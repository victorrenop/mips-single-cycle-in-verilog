==> flow/design.v <==
module BufferBank #(parameter DATA_WIDTH=32, parameter ADDR_WIDTH=32)
(WriteData, clock, readpId, writepId, rpId, rwritepId, setProcess, TransfBuffer, bufferData, bw); 
	input signed [(DATA_WIDTH-1):0] WriteData, bufferData;
	input clock, bw;
	input [1:0] setProcess;
	output [(DATA_WIDTH-1):0] readpId, writepId, rpId, rwritepId;
	reg [(DATA_WIDTH-1):0] ReadProcessId;
	reg [(DATA_WIDTH-1):0] WriteProcessId;
	output reg [(DATA_WIDTH-1):0] TransfBuffer;
	initial
	begin: INIT
		ReadProcessId <= 0; 
		WriteProcessId <= 0;
		TransfBuffer <= 0;
	end
	always @(posedge clock)
	begin
		if( bw )
			TransfBuffer <= bufferData;
		else if( setProcess == 2'b01 )
			ReadProcessId <= WriteData;
		else if( setProcess == 2'b10 )
			WriteProcessId <= WriteData;
		else
		begin
		end
	end
	assign readpId = ReadProcessId;
	assign writepId = WriteProcessId;
	assign rpId = ReadProcessId > 0 ? 1 : 0;
	assign rwritepId = WriteProcessId > 0 ? 1 : 0;
endmodule 
# From RTL to reports: BufferBank
# What the tools print for BufferBank, step after step.
# Line numbers count from 1 in the design file above.
# Cell names lack the library's common part.
# The mark - stands for no value.
[design]
top = "BufferBank"
clock_port = "clock"
cell_library = "sky130hd"
corner = "tt_025C_1v80"

# Elaborated design
# Source: Yosys, flattened and elaborated, memories not mapped. Widths are those after wreduce. Registers that Yosys merges into a memory's read port (data or address) are not register bits. Print and check cells do not count. Equal cells are merged and count once.
[word_totals]
ff_bits = 96
inputBits = 68
output_inout_bits = 160
[classes]
compare = 2
equal = 2
mux = 2
logic = 2
reduce_logical = 2
[op_table]
columns = ["op", "n"]
rows = [
  ["32-bit by 1-bit greater-than comparator with 1-bit output with constant B", 2],
  ["3-bit AND reduction", 1],
  ["1-bit inverter", 2],
  ["2-bit by 1-bit equality test with 1-bit output with constant B", 1],
  ["2-bit equality test with constant B", 1],
  ["2-bit AND reduction", 1],
  ["1-bit 2-to-1 mux", 2],
]

# Longest topological paths
# Longest topological path by Yosys (ltp), each cell counted once; first at word level (registers and memories cut), then after technology mapping (sequential cells cut; the memories' decode and read muxes count).
[logic_depth]
word_depth = 3
abc_area = 0
ltp_mapped = 3
ltp_nobuf = 3

# Synthesis result
# The flow's flattened synthesis, as Yosys stat reports it; memories are mapped. The netlist is that of the ABC_AREA named above (0 if unset); the other value can give another one.
# The area totals of this step are shown rounded.
[by_type]
columns = ["cell", "n", "area_total_um2"]
rows = [
  ["edfxtp_1", 96, 2.88E+03],
  ["buf_4", 62, 465.446],
  ["nor4_1", 14, 87.584],
  ["nand4_1", 4, 25.024],
  ["nor4_2", 2, 25.024],
  ["nor3b_1", 2, 15.014],
  ["or2_1", 2, 12.512],
  ["conb_1", 1, 3.754],
]
[synth_totals]
cell_count = 183
area_um2 = 3520
seq_area_um2 = 2880
ff_cells = 96

# Worst setup path after synthesis
# Path of least setup slack by OpenSTA after synthesis, without wires, with an ideal clock, recovery checks aside; 20% of the period is set as input and as output delay. Where synthesis merged equal registers, the netlist keeps one of their names.
[synth_timing]
path_type = "input port to flip-flop"
startpoint = "input bw"
endpoint = "register ReadProcessId[0]"
period_ns = 5.72
in_delay_ns = 1.144
setup_time_ns = 0.468
launch_ns = 1.144
arrival_time_ns = 3.547
required_time_ns = 5.252
path_slack_ns = 1.705
delay_ns = 2.871
driving_pins = 1
n_path_buf = 0
period_less_setup_slack_ns = 4.015
# "delay_ns" is the arrival time less input delay plus setup time.
# "driving_pins" counts driving pins, that of a launching flip-flop among them; a cell with two outputs on the path counts twice.
# "period_less_setup_slack_ns" = period - worst setup slack (recovery checks aside). The figure is calculated, with input and output delays left at 20% of the set period.
# Between the ends stands the longest chain of elaborated cells between them, by number of cells; it is not shown to be the way that was timed. Of several equally long chains one is given.
# A line is the first line of the expression or statement that the cell stems from. Yosys adds cells for indexed reads and writes and turns some case tables into memories.
[synth_between]
cell_sequence = "nor3b_1"
elab_chain_cells = 2
cone_cells = 2
cone_lines = 0
classes_between = "logic: 1; reduce/logical: 1"
[synth_rtl]
columns = ["item", "line", "rtl"]
rows = [
  ["start: declaration", 4, "input clock, bw;"],
  ["1-bit inverter", "-", ""],
  ["2-bit AND reduction", "-", ""],
  ["end: assignment", 21, "ReadProcessId <= WriteData;"],
  ["end: declaration", 7, "reg [(DATA_WIDTH-1):0] ReadProcessId;"],
]

# Timing after layout
# Path of least setup slack in the final report of run 1 (OpenROAD, finished layout, wires in). Where an end is a register, its clock arrival counts in the times.
[layout_timing]
path_type = "flip-flop to output port"
startpoint = "register WriteProcessId[5]"
endpoint = "output rwritepId[0]"
period_ns = 5.3
output_delay_ns = 1.06
launch_ns = 0.34
arrival_time_ns = 2.08
required_time_ns = 4.24
path_slack_ns = 2.16
driving_pins = 5
n_path_buf = 1
# Between the ends stands the longest chain of elaborated cells between them, by number of cells; it is not shown to be the way that was timed. Of several equally long chains one is given.
[layout_between]
cell_sequence = "edfxtp_1 nor4_1 nand4_1 or2_1 clkdlybuf4s50_1"
elab_chain_cells = 2
cone_cells = 2
cone_lines = 1
classes_between = "compare: 1; mux: 1"
[layout_rtl]
columns = ["item", "line", "rtl"]
rows = [
  ["start: declaration", 8, "reg [(DATA_WIDTH-1):0] WriteProcessId;"],
  ["start: assignment", 23, "WriteProcessId <= WriteData;"],
  ["32-bit by 1-bit greater-than comparator with 1-bit output", 31, "assign rwritepId = WriteProcessId > 0 ? 1 : 0;"],
  ["1-bit 2-to-1 mux", 31, ""],
  ["end: declaration", 6, "output [(DATA_WIDTH-1):0] readpId, writepId, rpId, rwritepId;"],
]

# Measured data: module BufferBank, platform sky130hd, 2 stored runs of the flow under differing settings, order arbitrary. Input and output delays are each 20% of the period that was set; the output load is 0.01 pF.
# By "clock_period_reached_ns" is meant the clock period of the run minus its worst setup slack. This is arithmetic on one report: input and output delays are still those of the set period (20% each).
# By "worst_path_ns" is meant the share of the clock period that the worst setup path is allowed (20% is reserved at inputs, 20% at outputs), minus its slack. Clock arrival times at its registers enter into it.
# By "fin_power_w" is meant OpenSTA's value without simulated activity: inputs other than the clock are taken to toggle once in ten clock periods, and the tool carries that through the logic.
# Measured values are rounded.

[[run]]
name = "run 1"
[run.settings]
period_ns = 5.3
CAP_MARGIN = 20
CORE_MARGIN = 2
CORE_UTILIZATION = 40
SLEW_MARGIN = 20
[run.results]
clock_period_reached_ns = 3.141
post_route_util_frac = 0.613
fin_power_w = 0.00156
final_hold_ws_ns = 1.26
tns_setup_ns = 0.000
die_um2 = 9560
worst_path_ns = 2.08
critical_path_kind = "flip-flop to output port"
final_setup_ws_ns = 2.16
yosys_chip_area_um2 = 3520
final_stdcell_area_um2 = 5300

[[run]]
name = "run 2"
[run.settings]
period_ns = 4.21
CORE_UTILIZATION = 49
SETUP_SLACK_MARGIN = 0.5
CORE_MARGIN = 9
CELL_PAD_IN_SITES_DETAIL_PLACEMENT = 2
TNS_END_PERCENT = 20
ABC_AREA = 1
GPL_ROUTABILITY_DRIVEN = 0
CTS_CLUSTER_SIZE = 45
CTS_CLUSTER_DIAMETER = 168
SLEW_MARGIN = 5
CAP_MARGIN = 20
[run.results]
outcome = "incomplete, placement halted on DPL-0033"
