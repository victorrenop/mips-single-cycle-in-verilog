==> flow/design.v <==
module ProgramCounter #(parameter DATA_WIDTH=32, parameter NPROCESS=2)
(clock, reset, halt, adressIn, adressOut, PCSrc, zero, Jmp, Jr, Jal, mJr, changeSource, ReadpId, changePC, add, processPC, itrr);
	input clock, reset, halt, PCSrc, zero, Jmp, Jr, Jal, changeSource, changePC, itrr;
	input [(DATA_WIDTH-1):0] adressIn, mJr, ReadpId;
	output[(DATA_WIDTH-1):0] adressOut, processPC;
	reg [(DATA_WIDTH-1):0] PCVector[(NPROCESS-1):0];
	wire [(DATA_WIDTH-1):0] pcInc, pcIncB;  
	input add;
	always @(posedge clock)
		begin
			if( changePC )
				PCVector[1] <= adressIn;
			if (changeSource || reset )
				begin
					PCVector[add] <= 0;
				end
			else if (halt)
				begin
				end
			else if ((PCSrc && zero) || Jmp || Jr || Jal)
				begin
					PCVector[add] <= mJr;
				end
			else
				PCVector[add] <= mJr + 1;
		end
	assign adressOut = PCVector[add];
	assign processPC = PCVector[1];
endmodule 
From RTL to reports: ProgramCounter
Tool output for the design above, in the order of the flow.
Line numbers count from 1 in the design file above.
Operators carry their Yosys type and port widths (W data, S select, Z words).
Cell names lack the library's common part.
{ "setup": {"design": "ProgramCounter", "clock": "clock", "cell_library": "sky130hd", "pvt_corner": "tt_025C_1v80"} }

Elaborated design
Yosys after proc, flatten, opt, wreduce and memory -nomap, before mapping. Enables and synchronous resets that opt folds into registers are not counted as muxes. Memory bits, and registers merged into a memory's read port (data or address), are not among the register bits. Print and check cells are not counted. Equal cells are merged and count once.
Memory sizes are those after Yosys's memory passes, which may raise the word count (mostly to a power of two), join words into wider ones and drop unused or constant bits.
{ "classes": {"add_sub_neg": 1, "n_mux": 17, "logic": 2, "n_reduce_logical": 5} }
{ "op_table": {"columns": ["op", "n"], "rows": [
  ["$mux W32", 9],
  ["$add A32 B1 Y32 const B", 1],
  ["$mux W1", 8],
  ["$logic_or A1 B1 Y1", 4],
  ["$or A1 B1 Y1", 2],
  ["$logic_and A1 B1 Y1", 1]
]} }
{ "word_totals": {"regBits": 0, "ramBits": 64, "memories": 1, "in_bits": 108, "word_cells": 26} }
{ "mem_list": {"columns": ["name", "size", "width", "rd", "wr", "line", "rtl"], "rows": [
  ["PCVector", 2, 32, 2, 2, 6, "reg [(DATA_WIDTH-1):0] PCVector[(NPROCESS-1):0];"]
]} }

Longest topological paths
Yosys ltp: most cells in a row. Word level: on the elaborated netlist, between registers, memories and ports. Mapped: between sequential cells and ports; inverters and the memories' decode and read muxes count.
{ "depth": {"ltp_word": 9, "ABC_AREA": 0, "mapped_depth": 7, "mapped_depth_nobuf": 6} }

Netlist
The flow's flattened synthesis, as Yosys stat reports it; memories are mapped. The netlist is that of the ABC_AREA named above (0 if unset); the other value can give another one.
{ "types": {"columns": ["cell", "n"], "rows": [
  ["edfxtp_1", 64],
  ["mux2_2", 38],
  ["xor2_1", 24],
  ["nand2_1", 38],
  ["nor2_1", 36],
  ["nand4_1", 16],
  ["nand3_1", 15],
  ["o21ai_0", 15],
  ["xnor2_1", 7],
  ["o21ai_1", 10],
  ["clkbuf_1", 13],
  ["nor3_4", 2],
  ["and3_1", 5],
  ["nor4_2", 2],
  ["nor4_1", 3],
  ["a2111oi_2", 1],
  ["inv_1", 4],
  ["and2_1", 2]
]} }
Other cell types: 11; their cells: 12.
{ "synth_totals": {"cells": 307, "synth_area_um2": 3484.6, "seq_area_um2": 1921.8, "flip_flops": 64, "n_buf": 16} }

Worst setup path after synthesis
Path of least setup slack by OpenSTA after synthesis, without wires, with an ideal clock, recovery checks aside; 20% of the period is set as input and as output delay. Where synthesis merged equal registers, the netlist keeps one of their names.
{ "synth_timing": {"kind": "input port to flip-flop", "from": "input port add", "to": "memory PCVector[0][0]", "tclk_ns": 4.31, "arrival_time_ns": 2.880, "slack_ns": 0.998, "path_delay_ns": 2.450, "stages": 3, "synth_period_reached_ns": 3.312} }
"path_delay_ns" = arrival - input delay + setup time.
"stages": output pins that drive a net of the path, with the launching flip-flop's if there is one; two outputs of one cell count as two.
"synth_period_reached_ns" is the clock period less the worst setup slack; recovery checks do not enter. This is arithmetic on one report: input and output delays are still those of the set period (20% each).
{ "synth_via": {"cell_sequence": "clkbuf_1 clkbuf_1 a21oi_1", "elab_chain_len": 0, "cone_cells": 0, "lines_between": 0} }
{ "synth_lines": {"columns": ["element", "line", "rtl"], "rows": [
  ["start, declared", 8, "input add;"],
  ["end, declared", 6, "reg [(DATA_WIDTH-1):0] PCVector[(NPROCESS-1):0];"]
]} }

Worst path after layout
Path of least setup slack in the final report of flow run 1 (OpenROAD, finished layout, wires in). Where an end is a register, its clock arrival counts in the times.
{ "layout_timing": {"kind": "input port to output port", "from": "input port add", "to": "output port adressOut[21]", "tclk_ns": 3.17, "output_delay_ns": 0.63, "arrival_time_ns": 2.19, "slack_ns": 0.35, "stages": 4} }
Between the ends stands the longest chain of elaborated cells between them, by number of cells; it is not shown to be the way that was timed. Of several equally long chains one is given.
Each line given opens the expression or statement behind the cell; cells for indexed reads and writes are added by Yosys, which also makes memories of some case tables.
A memory read counts as a cell of the chain, while the word-level depth stops at memories.
{ "layout_via": {"cell_sequence": "clkbuf_1 clkbuf_4 mux2_2 clkdlybuf4s50_1", "elab_chain_len": 1, "cone_cells": 1, "lines_between": 1, "cone_classes": "memory (1)"} }
{ "layout_lines": {"columns": ["element", "line", "rtl"], "rows": [
  ["start, declared", 8, "input add;"],
  ["$mem_v2 Z2 W32", 6, "reg [(DATA_WIDTH-1):0] PCVector[(NPROCESS-1):0];"],
  ["end, declared", 5, "output[(DATA_WIDTH-1):0] adressOut, processPC;"]
]} }

Measured data: module ProgramCounter, platform sky130hd, 2 stored runs of the flow under differing settings, order arbitrary. Input and output delays are each 20% of the period that was set; the output load is 0.01 pF.
By "timing.achieved_period_ns" is meant the clock period of the run minus its worst setup slack. This is arithmetic on one report: input and output delays are still those of the set period (20% each).
"worst_path_ns": the worst setup path's part of the clock period (all of it between registers, 20% less for each end at a port) less its slack. A launch clock that arrives late makes it longer, a capture clock that arrives late makes it shorter.
By "power.total_mw" is meant OpenSTA's value without simulated activity: inputs other than the clock are taken to toggle once in ten clock periods, and the tool carries that through the logic.
[
  {
    "run": "flow run 1",
    "settings": { "period_ns": 3.17, "CORE_UTILIZATION": 33, "SETUP_SLACK_MARGIN": 0.27, "PLACE_DENSITY_LB_ADDON": 0.12, "CORE_ASPECT_RATIO": 1.05, "CORE_MARGIN": 9, "TNS_END_PERCENT": 65, "GPL_TIMING_DRIVEN": 0, "GPL_ROUTABILITY_DRIVEN": 0, "CTS_CLUSTER_SIZE": 51, "CTS_CLUSTER_DIAMETER": 237, "CAP_MARGIN": 5, "SLEW_MARGIN": 25, "MIN_ROUTING_LAYER": "met1" },
    "results": { "post_synth_area_um2": 3484.6, "hold_ws_ns": 0.953, "power.total_mw": 2.398, "timing.achieved_period_ns": 2.821, "setupTns_ns": 0.000, "ws_setup_ns": 0.349, "worst_path_ns": 1.55, "timing.worst_path_kind": "input port to output port", "util_frac": 0.516, "cell_area_final_um2": 5327.6, "dieArea_um2": 14583.3 }
  },
  {
    "run": "flow run 2",
    "settings": { "period_ns": 3.89, "SETUP_SLACK_MARGIN": 0.43, "CAP_MARGIN": 20, "CORE_MARGIN": 2, "CORE_UTILIZATION": 40, "SLEW_MARGIN": 20 },
    "results": { "post_synth_area_um2": 3484.6, "hold_ws_ns": 1.094, "power.total_mw": 1.863, "timing.achieved_period_ns": 3.152, "setupTns_ns": 0.000, "ws_setup_ns": 0.738, "worst_path_ns": 1.60, "timing.worst_path_kind": "input port to output port", "util_frac": 0.604, "cell_area_final_um2": 5190.0, "dieArea_um2": 9474.1 }
  }
]
